==> flow/design.v <==
`timescale 1ns / 1ps
module top(
    input clk, rst,                   
    output reg [2:0] light_M1,        
    output reg [2:0] light_S,         
    output reg [2:0] light_MT,        
    output reg [2:0] light_M2         
);
parameter S1=0, S2=1, S3=2, S4=3, S5=4, S6=5;
reg [3:0] count;     
reg [2:0] ps;        
parameter sec7=7, sec5=5, sec2=2, sec3=3;   
always @(posedge clk or posedge rst) begin
    if (rst == 1) begin
        ps <= S1;        
        count <= 0;      
    end
    else begin
        case (ps)
            S1: if (count < sec7) begin
                    ps <= S1;        
                    count <= count + 1;
                end
                else begin
                    ps <= S2;        
                    count <= 0;      
                end
            S2: if (count < sec2) begin
                    ps <= S2;        
                    count <= count + 1;
                end
                else begin
                    ps <= S3;        
                    count <= 0;
                end
            S3: if (count < sec5) begin
                    ps <= S3;        
                    count <= count + 1;
                end
                else begin
                    ps <= S4;        
                    count <= 0;
                end
            S4: if (count < sec2) begin
                    ps <= S4;        
                    count <= count + 1;
                end
                else begin
                    ps <= S5;        
                    count <= 0;
                end
            S5: if (count < sec3) begin
                    ps <= S5;        
                    count <= count + 1;
                end
                else begin
                    ps <= S6;        
                    count <= 0;
                end
            S6: if (count < sec2) begin
                    ps <= S6;        
                    count <= count + 1;
                end
                else begin
                    ps <= S1;        
                    count <= 0;
                end
            default: ps <= S1;
        endcase
    end
end
always @(ps) begin
    case (ps)
        S1: begin
            light_M1 <= 3'b001;   
            light_M2 <= 3'b001;   
            light_MT <= 3'b100;   
            light_S  <= 3'b100;   
        end
        S2: begin
            light_M1 <= 3'b001;   
            light_M2 <= 3'b010;   
            light_MT <= 3'b100;   
            light_S  <= 3'b100;   
        end
        S3: begin
            light_M1 <= 3'b001;   
            light_M2 <= 3'b100;   
            light_MT <= 3'b001;   
            light_S  <= 3'b100;   
        end
        S4: begin
            light_M1 <= 3'b010;   
            light_M2 <= 3'b100;   
            light_MT <= 3'b010;   
            light_S  <= 3'b100;   
        end
        S5: begin
            light_M1 <= 3'b100;   
            light_M2 <= 3'b100;   
            light_MT <= 3'b100;   
            light_S  <= 3'b001;   
        end
        S6: begin
            light_M1 <= 3'b100;   
            light_M2 <= 3'b100;   
            light_MT <= 3'b100;   
            light_S  <= 3'b010;   
        end
        default: begin
            light_M1 <= 3'b000;   
            light_M2 <= 3'b000;
            light_MT <= 3'b000;
            light_S  <= 3'b000;
        end
    endcase
end
endmodule
# --- Tool chain data of top ---
# Tool output for the design above, in the order of the flow.
# Lines are those of the file above, counted from 1.
# Operators carry their Yosys type and port widths (W data, S select, Z words).
# Cell names lack the library's common part.
setup:
  design: "top"
  clock: "clk"
  lib: "sky130hd"
  pvt_corner: "tt_025C_1v80"

# --- Word-level counts ---
# Yosys after proc, flatten, opt, wreduce and memory -nomap, before mapping. Memory bits, and registers merged into a memory's read port (data or address), are not among the register bits. Print and check cells are not counted. Equal cells are merged and count once.
word_totals:
  inputBits: 2
  regBits: 7
  output_inout_bits: 12
  word_cells: 36
op_classes:
  n_reduce_logical: 8
  muxes: 16
  n_cmp: 4
  equal: 5
  add_sub_neg: 1
ops:
  columns: ["op", "count"]
  rows:
  - ["$pmux W3 S3", 4]
  - ["$pmux W3 S6", 1]
  - ["$pmux W4 S4", 1]
  - ["$mux W4", 4]
  - ["$reduce_or A4 Y1", 3]
  - ["$lt A4 B2 Y1 const B", 2]
  - ["$lt A4 B3 Y1 const B", 2]
  - ["$eq A3 B2 Y1 const B", 2]
  - ["$eq A3 B3 Y1 const B", 2]
  - ["$reduce_or A3 Y1", 2]
  - ["$reduce_bool A6 Y1", 1]
  - ["$mux W3", 2]
  - ["$add A4 B1 Y4 const B", 1]
  - ["$eq A3 B1 Y1 const B", 1]
  - ["$logic_not A3 Y1", 1]
  - ["$mux W1", 3]
  - ["$reduce_or A2 Y1", 1]
  - ["$mux W2", 1]

# --- Longest topological paths ---
# Depth = most cells in a row (Yosys ltp): at word level without a register or memory, in the mapped netlist without a sequential cell, where the memories' decode and read muxes count.
depth:
  word_depth: 3
  abc_area: 0
  ltp_mapped: 6

# --- Synthesis result ---
# Source: synth_stat.txt of the flow (Yosys; design flattened, memories mapped). It holds for the ABC_AREA given above (unset counts as 0); a run with the other value may have another netlist.
# The area totals of this step are shown rounded.
by_type:
  columns: ["cell_type", "count", "type_area_um2"]
  rows:
  - ["dfrtp_1", 9, 225.216]
  - ["dfstp_2", 1, 26.275]
  - ["nor2_1", 7, 26.275]
  - ["a21oi_1", 5, 25.024]
  - ["ha_1", 2, 25.024]
  - ["nor3_1", 5, 25.024]
  - ["o31ai_2", 2, 25.024]
  - ["buf_6", 2, 22.522]
  - ["clkbuf_1", 6, 22.522]
  - ["inv_1", 6, 22.522]
  - ["or4_4", 2, 22.522]
  - ["o21ai_0", 4, 20.019]
  - ["nand2_1", 5, 18.768]
  - ["clkbuf_8", 1, 13.763]
  - ["nand2b_1", 2, 12.512]
  - ["or3_1", 2, 12.512]
  - ["nor2_4", 1, 11.261]
  - ["dlygate4sd3_1", 1, 10.01]
# Other cell types: 14; their cells: 14.
synth_totals:
  mapped_cells: 77
  synth_area_um2: 673.1
  buffers: 10
  ffs: 10
  sequential_area_um2: 251.5

# --- Path before layout ---
# OpenSTA on the mapped netlist: ideal clock, no wires. The path of least setup slack (recovery checks aside). Input and output delay are each 20% of the period. Register names are those of the netlist, which keeps one name where synthesis merged equal registers.
synth_path:
  path_kind: "register to register"
  start: "register ps"
  end: "register count[2]"
  n_path_buf: 1
  delay_ps: 1515
  setup_slack_ps: 15
  arrival_time_ps: 1383
  setup_ps: 132
  clock_period_ps: 1530
  path_stages: 6
  synth_period_reached_ps: 1515
# "delay_ps" = arrival - input delay + setup time.
# "path_stages" counts driving pins, that of a launching flip-flop among them; a cell with two outputs on the path counts twice.
# "synth_period_reached_ps" = period - worst setup slack (recovery checks aside). The figure is calculated, with input and output delays left at 20% of the set period.
# Where an end lacks its bit number, it is one bit of the signal, or one of the new flip-flops if synthesis recoded a state register.
# The rows between start and end are the longest chain of elaborated cells between them; the timing report does not say that the signal goes this way. Where chains are equally long, one stands for them.
# A line is the first line of the expression or statement that the cell stems from. Yosys adds cells for indexed reads and writes and turns some case tables into memories.
# At most two assigning lines are given for a register; there are more.
synth_via:
  cell_sequence: "dfrtp_1 -> buf_6 -> or4_4 -> nor2_4 -> a2bb2oi_1 -> nor2_1"
  elab_chain_cells: 3
  cells_between: 9
synth_lines:
  columns: ["element", "line_no", "rtl"]
  rows:
  - ["start, declared", 11, "reg [2:0] ps;"]
  - ["start, assigned", 15, "ps <= S1;"]
  - ["start, assigned", 21, "ps <= S1;"]
  - ["$eq A3 B3 Y1", 19, "case (ps)"]
  - ["$reduce_or A3 Y1", null, null]
  - ["$pmux W4 S4", 19, null]
  - ["end, assigned", 22, "count <= count + 1;"]
  - ["end, assigned", 30, "count <= count + 1;"]
  - ["end, declared", 10, "reg [3:0] count;"]

# --- Path in the finished layout ---
# From the final timing report of run B: the path of least setup slack in the routed layout; clock arrival at registers is part of the times.
# The path's times are printed in steps of 10 ps; the period is the one set.
layout_path:
  path_kind: "register to output"
  start: "register ps"
  end: "output port light_MT[2]"
  path_stages: 4
  output_delay_ps: 480
  n_path_buf: 1
  arrival_time_ps: 1840
  clock_period_ps: 2420
  setup_slack_ps: 100
# Where an end lacks its bit number, it is one bit of the signal, or one of the new flip-flops if synthesis recoded a state register.
# The rows between start and end are the longest chain of elaborated cells between them; the timing report does not say that the signal goes this way. Where chains are equally long, one stands for them.
# At most two assigning lines are given for a register; there are more.
layout_via:
  cell_sequence: "dfrtp_1 -> or2_2 -> or3_1 -> clkdlybuf4s50_1"
  elab_chain_cells: 3
  cells_between: 8
layout_lines:
  columns: ["element", "line_no", "rtl"]
  rows:
  - ["start, declared", 11, "reg [2:0] ps;"]
  - ["start, assigned", 15, "ps <= S1;"]
  - ["start, assigned", 21, "ps <= S1;"]
  - ["$eq A3 B3 Y1", 73, "case (ps)"]
  - ["$reduce_or A4 Y1", null, null]
  - ["$pmux W3 S3", 73, null]
  - ["end, declared", 6, "output reg [2:0] light_MT,"]

# top through Yosys and OpenROAD on sky130hd: 2 stored runs, unordered, with their settings and measured results. The constraints put input and output delay at 20% of the set period each and load the outputs with 0.01 pF.
# "worst_setup_path_time_ps": the worst setup path's part of the clock period (all of it between registers, 20% less for each end at a port) less its slack. A launch clock that arrives late makes it longer, a capture clock that arrives late makes it shorter.
# "total_power_uw" rests on the timing tool's default activity at the inputs, not on a simulated workload.
# "worst_setup_path_time_ps" is known to 10 ps.
# Values from the reports are rounded here.
runs:
  - name: "run A"
    settings:
      period_ns: 1.25
      CORE_UTILIZATION: 65
      PLACE_DENSITY_LB_ADDON: 0.09
      ABC_AREA: 1
      GPL_TIMING_DRIVEN: 0
      GPL_ROUTABILITY_DRIVEN: 0
      CTS_CLUSTER_SIZE: 79
      CAP_MARGIN: 40
      CORE_MARGIN: 2
      SLEW_MARGIN: 20
    outcome: "stopped before the end: clock tree synthesis reported DPL-0038"
  - name: "run B"
    settings:
      period_ns: 2.42
      CORE_UTILIZATION: 18
      SETUP_SLACK_MARGIN: -0.15
      HOLD_SLACK_MARGIN: 0.17
      CORE_ASPECT_RATIO: 0.83
      CORE_MARGIN: 10
      ABC_AREA: 0
      CAP_MARGIN: 5
      SLEW_MARGIN: 15
    results:
      yosys.chip_area_um2: 673.1
      worst_setup_path_time_ps: 1840
      worst_path_kind: "register to output"
      total_power_uw: 351
      die_area_um2: 6597
      fin_ws_ps: 96
      finalUtil_pct: 23.0
      post_route_stdcell_area_um2: 834.5
      worst_hold_slack_ps: 523
